==> flow/design.v <==
module bcd_count(
		input wire clk,reset,cen,updn,
		output reg [6:0]seg);
		reg [3:0]Q;
		always @ (posedge clk or posedge reset)
		begin
			if(reset) Q = 4'b0000;
			else if(!cen)
			begin
				if(updn)
				begin
					if(Q < 4'b1010) Q = Q + 1;
					else Q = 4'b0000;
				end
				else
				begin
					if(Q < 4'b1010) Q = Q - 1;
					else Q = 4'b1001;
				end
			end
		end
		always @ (Q)
		begin
			case(Q)
			4'b0000:		seg = 7'b1111110;
			4'b0001:		seg = 7'b0110000;
			4'b0010:		seg = 7'b1101101;
			4'b0011:		seg = 7'b1111001;
			4'b0100:		seg = 7'b0110011;
			4'b0101:		seg = 7'b1011011;
			4'b0110:		seg = 7'b1011111;
			4'b0111:		seg = 7'b1110000;
			4'b1000:		seg = 7'b1111111;
			4'b1001:		seg = 7'b1111011;
			default:		seg = 7'b1111110;
			endcase
		end
endmodule
* Tool chain data of bcd_count
What the tools print for bcd_count, step after step.
Line numbers count from 1 in the design file above.
The mark - stands for no value.
- Design top :: bcd_count
- Clock input :: clk
- Library :: sky130hd
- Library corner :: tt_025C_1v80

* Word-level counts
Counts by Yosys on the flattened word-level netlist (proc, flatten, opt, wreduce; memories kept). Register bits leave out memories and registers merged into their read ports (data or address); mux counts leave out enables and synchronous resets folded into registers. Print and check cells are left out. Cells with the same type and inputs are merged into one.
Memory sizes are those after Yosys's memory passes, which may raise the word count (mostly to a power of two), join words into wider ones and drop unused or constant bits.
- Bits in registers :: 4
- Bits in read-only memories :: 112
- Memory cells :: 1
- Input bits :: 4
- Output and inout bits :: 7
- Add/subtract/negate cells :: 2
- Magnitude comparators :: 1
- Mux-type cells :: 3
** Memory list
- (name not given) :: depth 16, width 7, read ports 1, write ports 0, RTL line 24 : case(Q)
** Operator list (number)
- 4-bit two-way mux :: 3
- 4-bit by 1-bit adder with 4-bit output (second input constant) :: 1
- 4-bit by 1-bit subtractor with 4-bit output (second input constant) :: 1
- 4-bit less-than comparator (second input constant) :: 1

* Logic depth
Depth = most cells in a row (Yosys ltp): at word level without a register or memory, in the mapped netlist without a sequential cell, where the memories' decode and read muxes count.
- Depth after elaboration :: 3
- ABC_AREA :: 0
- Gate-level depth with buffers :: 5

* After synthesis
Yosys stat after the flow's synthesis: flattened, memories mapped to cells. It holds for the ABC_AREA given above (unset counts as 0); a run with the other value may have another netlist.
- Mapped cells :: 53
- Mapped area :: 452.9 µm²
- Area of sequential cells :: 100.1 µm²
- Flip-flops :: 4
- Buffers :: 3
** Cells by type
- sky130_fd_sc_hd__dfrtp_1 :: number 4, area in all 100.096 µm²
- sky130_fd_sc_hd__ha_1 :: number 7, area in all 87.584 µm²
- sky130_fd_sc_hd__buf_6 :: number 2, area in all 22.522 µm²
- sky130_fd_sc_hd__a21oi_1 :: number 4, area in all 20.019 µm²
- sky130_fd_sc_hd__o22ai_1 :: number 3, area in all 18.768 µm²
- sky130_fd_sc_hd__xnor2_1 :: number 2, area in all 17.517 µm²
- sky130_fd_sc_hd__a21o_1 :: number 2, area in all 15.014 µm²
- sky130_fd_sc_hd__inv_1 :: number 4, area in all 15.014 µm²
- sky130_fd_sc_hd__o21ai_1 :: number 3, area in all 15.014 µm²
- sky130_fd_sc_hd__nand2b_1 :: number 2, area in all 12.512 µm²
- sky130_fd_sc_hd__inv_2 :: number 3, area in all 11.261 µm²
- sky130_fd_sc_hd__mux2_1 :: number 1, area in all 11.261 µm²
- sky130_fd_sc_hd__nand2_1 :: number 3, area in all 11.261 µm²
- sky130_fd_sc_hd__a221o_1 :: number 1, area in all 10.01 µm²
- sky130_fd_sc_hd__a41o_1 :: number 1, area in all 10.01 µm²
- sky130_fd_sc_hd__mux2i_1 :: number 1, area in all 10.01 µm²
- sky130_fd_sc_hd__nand3_1 :: number 2, area in all 10.01 µm²
- sky130_fd_sc_hd__a2bb2oi_1 :: number 1, area in all 8.758 µm²
Not listed: further types 6, cells in them 7.

* Path before layout
OpenSTA on the mapped netlist: ideal clock, no wires. The path of least setup slack (recovery checks aside). Input and output delay are each 20% of the period. Register names are those of the netlist, which keeps one name where synthesis merged equal registers.
- Path type :: reg2out
- Start point :: reg Q[1]
- End point :: out seg[3]
- Clock period :: 2390 ps
- Output delay :: 478 ps
- Arrival :: 1225 ps
- Required time :: 1912 ps
- Setup slack :: 687 ps
- Path delay :: 1225 ps
- Stages :: 5
- Path buffers :: 0
- Synthesis period reached :: 1703 ps
"path delay" = arrival - input delay + setup time.
A path that ends at an output port has no setup time.
"stages": output pins that drive a net of the path, with the launching flip-flop's if there is one; two outputs of one cell count as two.
"synthesis period reached" = period - worst setup slack (recovery checks aside). The figure is calculated, with input and output delays left at 20% of the set period.
The rows between start and end are the longest chain of elaborated cells between them; the timing report does not say that the signal goes this way. Where chains are equally long, one stands for them.
A line is the first line of the expression or statement that the cell stems from. Yosys adds cells for indexed reads and writes and turns some case tables into memories.
A memory read counts as a cell of the chain, while the word-level depth stops at memories.
At most two assigning lines are given for a register; there are more.
- Cells stage by stage :: sky130_fd_sc_hd__dfrtp_1 sky130_fd_sc_hd__inv_2 sky130_fd_sc_hd__ha_1 sky130_fd_sc_hd__nand2b_1 sky130_fd_sc_hd__a21o_1
- Length of the longest elaborated chain :: 1
** Ends and longest elaborated chain, after synthesis
- from (decl) :: RTL line 4 : reg [3:0]Q;
- from (assign) :: RTL line 12 : if(Q < 4'b1010) Q = Q + 1;
- from (assign) :: RTL line 17 : if(Q < 4'b1010) Q = Q - 1;
- memory read 16 x 7 bit :: RTL line 24 : case(Q)
- to (decl) :: RTL line 3 : output reg [6:0]seg);

* Worst path after layout
Path of least setup slack in the final report of flow run A (OpenROAD, finished layout, wires in). Where an end is a register, its clock arrival counts in the times.
The path's times are printed in steps of 10 ps; the period is the one set.
- Path type :: reg2out
- Start point :: reg Q[1]
- End point :: out seg[3]
- Clock period :: 2910 ps
- Output delay :: 580 ps
- Arrival :: 2010 ps
- Required time :: 2330 ps
- Setup slack :: 320 ps
- Stages :: 6
- Path buffers :: 1
The rows between start and end are the longest chain of elaborated cells between them; the timing report does not say that the signal goes this way. Where chains are equally long, one stands for them.
A memory read counts as a cell of the chain, while the word-level depth stops at memories.
At most two assigning lines are given for a register; there are more.
- Cells stage by stage :: sky130_fd_sc_hd__dfrtp_1 sky130_fd_sc_hd__inv_2 sky130_fd_sc_hd__ha_1 sky130_fd_sc_hd__nand2b_1 sky130_fd_sc_hd__a21o_1 sky130_fd_sc_hd__clkdlybuf4s50_1
- Length of the longest elaborated chain :: 1
** Ends and longest elaborated chain, after layout
- from (decl) :: RTL line 4 : reg [3:0]Q;
- from (assign) :: RTL line 12 : if(Q < 4'b1010) Q = Q + 1;
- from (assign) :: RTL line 17 : if(Q < 4'b1010) Q = Q - 1;
- memory read 16 x 7 bit :: RTL line 24 : case(Q)
- to (decl) :: RTL line 3 : output reg [6:0]seg);

Subject: flow runs of bcd_count

Hi,

2 stored runs of bcd_count in the flow (synthesis by Yosys, layout by OpenROAD, sky130hd cells), in arbitrary order. Constraints: input delay and output delay 20% of the set period each, output load 0.01 pF.
"total design power" rests on the timing tool's default activity at the inputs, not on a simulated workload.

** Flow run A
- Settings :: period_ns=2.91; CAP_MARGIN=20; CORE_MARGIN=2; CORE_UTILIZATION=40; SLEW_MARGIN=20
- Die area :: 1417.5 µm²
- Post-route utilization :: 0.521
- Setup total negative slack :: 0 ps
- Chip area in the Yosys report :: 452.9 µm²
- Worst setup slack after layout :: 319 ps
- Total design power :: 623.8 uW

** Flow run B
- Settings :: period_ns=2.43; CORE_UTILIZATION=26; SETUP_SLACK_MARGIN=0.72; PLACE_DENSITY=0.68; CORE_ASPECT_RATIO=1.13; CELL_PAD_IN_SITES_GLOBAL_PLACEMENT=2; TNS_END_PERCENT=60; GPL_TIMING_DRIVEN=0; GPL_ROUTABILITY_DRIVEN=0; CTS_CLUSTER_DIAMETER=289; CAP_MARGIN=20; SLEW_MARGIN=5; CORE_MARGIN=2
- Die area :: 2092.5 µm²
- Post-route utilization :: 0.414
- Setup total negative slack :: 0 ps
- Chip area in the Yosys report :: 452.9 µm²
- Worst setup slack after layout :: 583 ps
- Total design power :: 942.6 uW

Regards
