==> flow/design.v <==
module hw_5_1 (
		input wire up_dn,hold,reset,clock,
		output reg [4:0]cnt);
		reg [3:0]count;
		parameter 	s0 = 5'b00000,
					s1 = 5'b00001,
					s2 = 5'b00011,
					s3 = 5'b00111,
					s4 = 5'b01111,
					s5 = 5'b11111,
					s6 = 5'b11110,
					s7 = 5'b11100,
					s8 = 5'b11000,
					s9 = 5'b10000;  
		always @ (posedge clock or posedge reset)
		begin
			if(reset) count = 4'd0;
			else if(hold) count = count;
			else if(!hold)
			begin
				if(up_dn) 
				begin
					if(count < 4'd9)	count = count + 1;  
					else count = 4'd0;
				end
				else 
				begin
					if(count <= 4'd0) count = 4'd9;
					else if (count <= 4'd9) count = count - 1;  
				end
			end
		end
		always @ (count)
		begin
			case(count)
			4'd0:		cnt = s0;
			4'd1:		cnt = s1;
			4'd2:		cnt = s2;
			4'd3:		cnt = s3;
			4'd4:		cnt = s4;
			4'd5:		cnt = s5;
			4'd6:		cnt = s6;
			4'd7:		cnt = s7;
			4'd8:		cnt = s8;
			4'd9:		cnt = s9;	
			default:	cnt = s0;   
			endcase
		end
endmodule
From RTL to reports: hw_5_1
The steps from the RTL of hw_5_1 to its reports follow in flow order.
Line numbers count from 1 in the design file above.
Library cell names are shortened.
{ "inputs": {"top": "hw_5_1", "clock": "clock", "cell_library": "sky130hd", "lib_corner": "tt_025C_1v80"} }

Elaborated design
Yosys after proc, flatten, opt, wreduce and memory -nomap, before mapping. Memory bits, and registers merged into a memory's read port (data or address), are not among the register bits. Print and check cells are not counted. Equal cells are merged and count once.
Memory sizes are those after Yosys's memory passes, which may raise the word count (mostly to a power of two), join words into wider ones and drop unused or constant bits.
{ "op_classes": {"bitwise": 1, "compare": 3, "add_sub_neg": 2, "n_shift": 0, "muxes": 4, "n_mul": 0, "div_mod_pow": 0, "eq_ne": 0, "reduce_and_logical": 2} }
{ "ops": {"columns": ["op", "n"], "rows": [
  ["4-bit 2-to-1 mux", 4],
  ["4-bit by 1-bit adder with 4-bit output with constant B", 1],
  ["4-bit by 1-bit subtractor with 4-bit output with constant B", 1],
  ["4-bit by 1-bit less-or-equal comparator with 1-bit output with constant B", 1],
  ["4-bit less-or-equal comparator with constant B", 1],
  ["4-bit less-than comparator with constant B", 1],
  ["3-bit nonzero test", 1],
  ["2-bit AND reduction", 1],
  ["1-bit NOT", 1]
]} }
{ "word_totals": {"wordCells": 14, "reg_bits": 4, "clocked_rd_ports_x_width": 0, "mem_bits_ro": 80, "mem_bits_rw": 0, "latchBits": 0, "memories": 1, "inputBits": 4} }
{ "memory_table": {"columns": ["name", "words", "width", "rd", "write_ports", "line_no", "rtl"], "rows": [
  ["(no name shown)", 16, 5, 1, 0, 35, "case(count)"]
]} }

Logic depth
Yosys ltp: most cells in a row. Word level: on the elaborated netlist, between registers, memories and ports. Mapped: between sequential cells and ports; inverters and the memories' decode and read muxes count.
{ "logic_depth": {"ltp_word": 4, "abc_area": 0, "ltp_mapped": 7} }

Netlist
The flow's flattened synthesis, as Yosys stat reports it; memories are mapped. The netlist is that of the ABC_AREA named above (0 if unset); the other value can give another one.
{ "by_type": {"columns": ["cell_type", "n", "type_area_um2"], "rows": [
  ["dfrtp_1", 4, 100.096],
  ["ha_1", 7, 87.584],
  ["inv_1", 8, 30.029],
  ["nor2_1", 8, 30.029],
  ["a21oi_1", 5, 25.024],
  ["mux4_2", 1, 22.522],
  ["a31oi_4", 1, 21.27],
  ["a211oi_1", 2, 15.014],
  ["nor3_1", 3, 15.014],
  ["nor3b_1", 2, 15.014],
  ["o211ai_1", 2, 15.014],
  ["o21ai_0", 3, 15.014],
  ["buf_6", 1, 11.261],
  ["mux2_2", 1, 11.261],
  ["mux2i_1", 1, 10.01],
  ["nand3_2", 1, 10.01],
  ["and2b_2", 1, 8.758],
  ["nand2b_2", 1, 8.758]
]} }
Other cell types: 3; their cells: 3.
{ "mapped": {"buffers": 2, "seq_area_um2": 100.1, "mapped_cells": 55, "synth_area_um2": 467.9, "flip_flops": 4} }

Path before layout
OpenSTA on the mapped netlist: ideal clock, no wires. The path of least setup slack (recovery checks aside). Input and output delay are each 20% of the period. Register names are those of the netlist, which keeps one name where synthesis merged equal registers.
{ "synth_path": {"path_type": "reg2out", "start": "reg count[0]", "end": "out cnt[4]", "driving_pins": 6, "setup_slack_ns": 0.281, "t_first_pin_ns": 0.000, "t_arrival_ns": 1.263, "required_time_ns": 1.544, "n_path_buf": 0, "clock_period_ns": 1.93, "path_delay_ns": 1.263, "synth_period_reached_ns": 1.649} }
"path_delay_ns" = arrival - input delay + setup time.
A path that ends at an output port has no setup time.
"driving_pins": output pins that drive a net of the path, with the launching flip-flop's if there is one; two outputs of one cell count as two.
"synth_period_reached_ns" = period - worst setup slack (recovery checks aside). The figure is calculated, with input and output delays left at 20% of the set period.
The rows between start and end are the longest chain of elaborated cells between them; the timing report does not say that the signal goes this way. Where chains are equally long, one stands for them.
Each line given opens the expression or statement behind the cell; cells for indexed reads and writes are added by Yosys, which also makes memories of some case tables.
A memory read counts as a cell of the chain, while the word-level depth stops at memories.
A register here has more assigning lines than the two given.
{ "synth_via": {"cell_sequence": "dfrtp_1 inv_1 ha_1 inv_1 ha_1 mux2_2", "elab_chain_len": 1, "cells_between": 1, "classes_between": "1 x memory"} }
{ "synth_lines": {"columns": ["element", "line_no", "rtl"], "rows": [
  ["from (decl)", 4, "reg [3:0]count;"],
  ["from (assign)", 18, "else if(hold) count = count;"],
  ["from (assign)", 23, "if(count < 4'd9) count = count + 1;"],
  ["memory 16 x 5 bit", 35, "case(count)"],
  ["to (decl)", 3, "output reg [4:0]cnt);"]
]} }

Ticket comment

hw_5_1 through Yosys and OpenROAD on sky130hd: 2 stored runs, unordered, with their settings. The constraints put input and output delay at 20% of the set period each and load the outputs with 0.01 pF.

Flow run 1
==> flow/run.sh <==
#!/bin/bash
# the make line also repeats the synthesis and layout settings of config.mk as NAME=value (left out here)
make -C /OpenROAD-flow-scripts/flow DESIGN_CONFIG=/design/flow/config.mk WORK_HOME=/design/flow/orfs CLKGATE_MAP_FILE= finish
==> flow/config.mk <==
export PLATFORM = sky130hd
export DESIGN_NAME = hw_5_1
export DESIGN_NICKNAME = hw_5_1
export VERILOG_FILES = /design/flow/design.v
export SDC_FILE = /design/flow/constraint.sdc
export NUM_CORES = 4
export LEC_CHECK = 0
export ABC_AREA = 0
export CAP_MARGIN = 20
export CELL_PAD_IN_SITES_GLOBAL_PLACEMENT = 3
export CORE_MARGIN = 9
export CORE_UTILIZATION = 59
export CTS_CLUSTER_SIZE = 36
export GPL_TIMING_DRIVEN = 1
export MAX_ROUTING_LAYER = met4
export MIN_ROUTING_LAYER = met2
export PLACE_DENSITY_LB_ADDON = 0.0
export SETUP_SLACK_MARGIN = 0.15
export SLEW_MARGIN = 10
export TNS_END_PERCENT = 85
==> flow/constraint.sdc <==
create_clock -name core_clock -period 2.46 [get_ports {clock}]
set_input_delay 0.4920 -clock core_clock [delete_from_list [all_inputs] [get_ports {clock}]]
set_output_delay 0.4920 -clock core_clock [all_outputs]
set_load 0.01 [all_outputs]

==> results of flow run 1, as JSON <==
{
  "outcome": "did not finish, floorplanning stopped with PDN-0185"
}

Flow run 2
==> flow/run.sh <==
#!/bin/bash
# the make line also repeats the synthesis and layout settings of config.mk as NAME=value (left out here)
make -C /OpenROAD-flow-scripts/flow DESIGN_CONFIG=/design/flow/config.mk WORK_HOME=/design/flow/orfs CLKGATE_MAP_FILE= finish
==> flow/config.mk <==
export PLATFORM = sky130hd
export DESIGN_NAME = hw_5_1
export DESIGN_NICKNAME = hw_5_1
export VERILOG_FILES = /design/flow/design.v
export SDC_FILE = /design/flow/constraint.sdc
export NUM_CORES = 4
export LEC_CHECK = 0
export CAP_MARGIN = 25
export CELL_PAD_IN_SITES_GLOBAL_PLACEMENT = 0
export CORE_ASPECT_RATIO = 0.57
export CORE_MARGIN = 2
export CORE_UTILIZATION = 43
export CTS_CLUSTER_DIAMETER = 79
export GPL_ROUTABILITY_DRIVEN = 0
export GPL_TIMING_DRIVEN = 0
export MAX_ROUTING_LAYER = met5
export MIN_ROUTING_LAYER = met2
export PLACE_DENSITY_LB_ADDON = 0.06
export SETUP_SLACK_MARGIN = 0.07
export SLEW_MARGIN = 20
export TNS_END_PERCENT = 55
==> flow/constraint.sdc <==
create_clock -name core_clock -period 1.8 [get_ports {clock}]
set_input_delay 0.3600 -clock core_clock [delete_from_list [all_inputs] [get_ports {clock}]]
set_output_delay 0.3600 -clock core_clock [all_outputs]
set_load 0.01 [all_outputs]

==> results of flow run 2, as JSON <==
{
  "outcome": "did not finish, floorplanning stopped with PDN-0185"
}
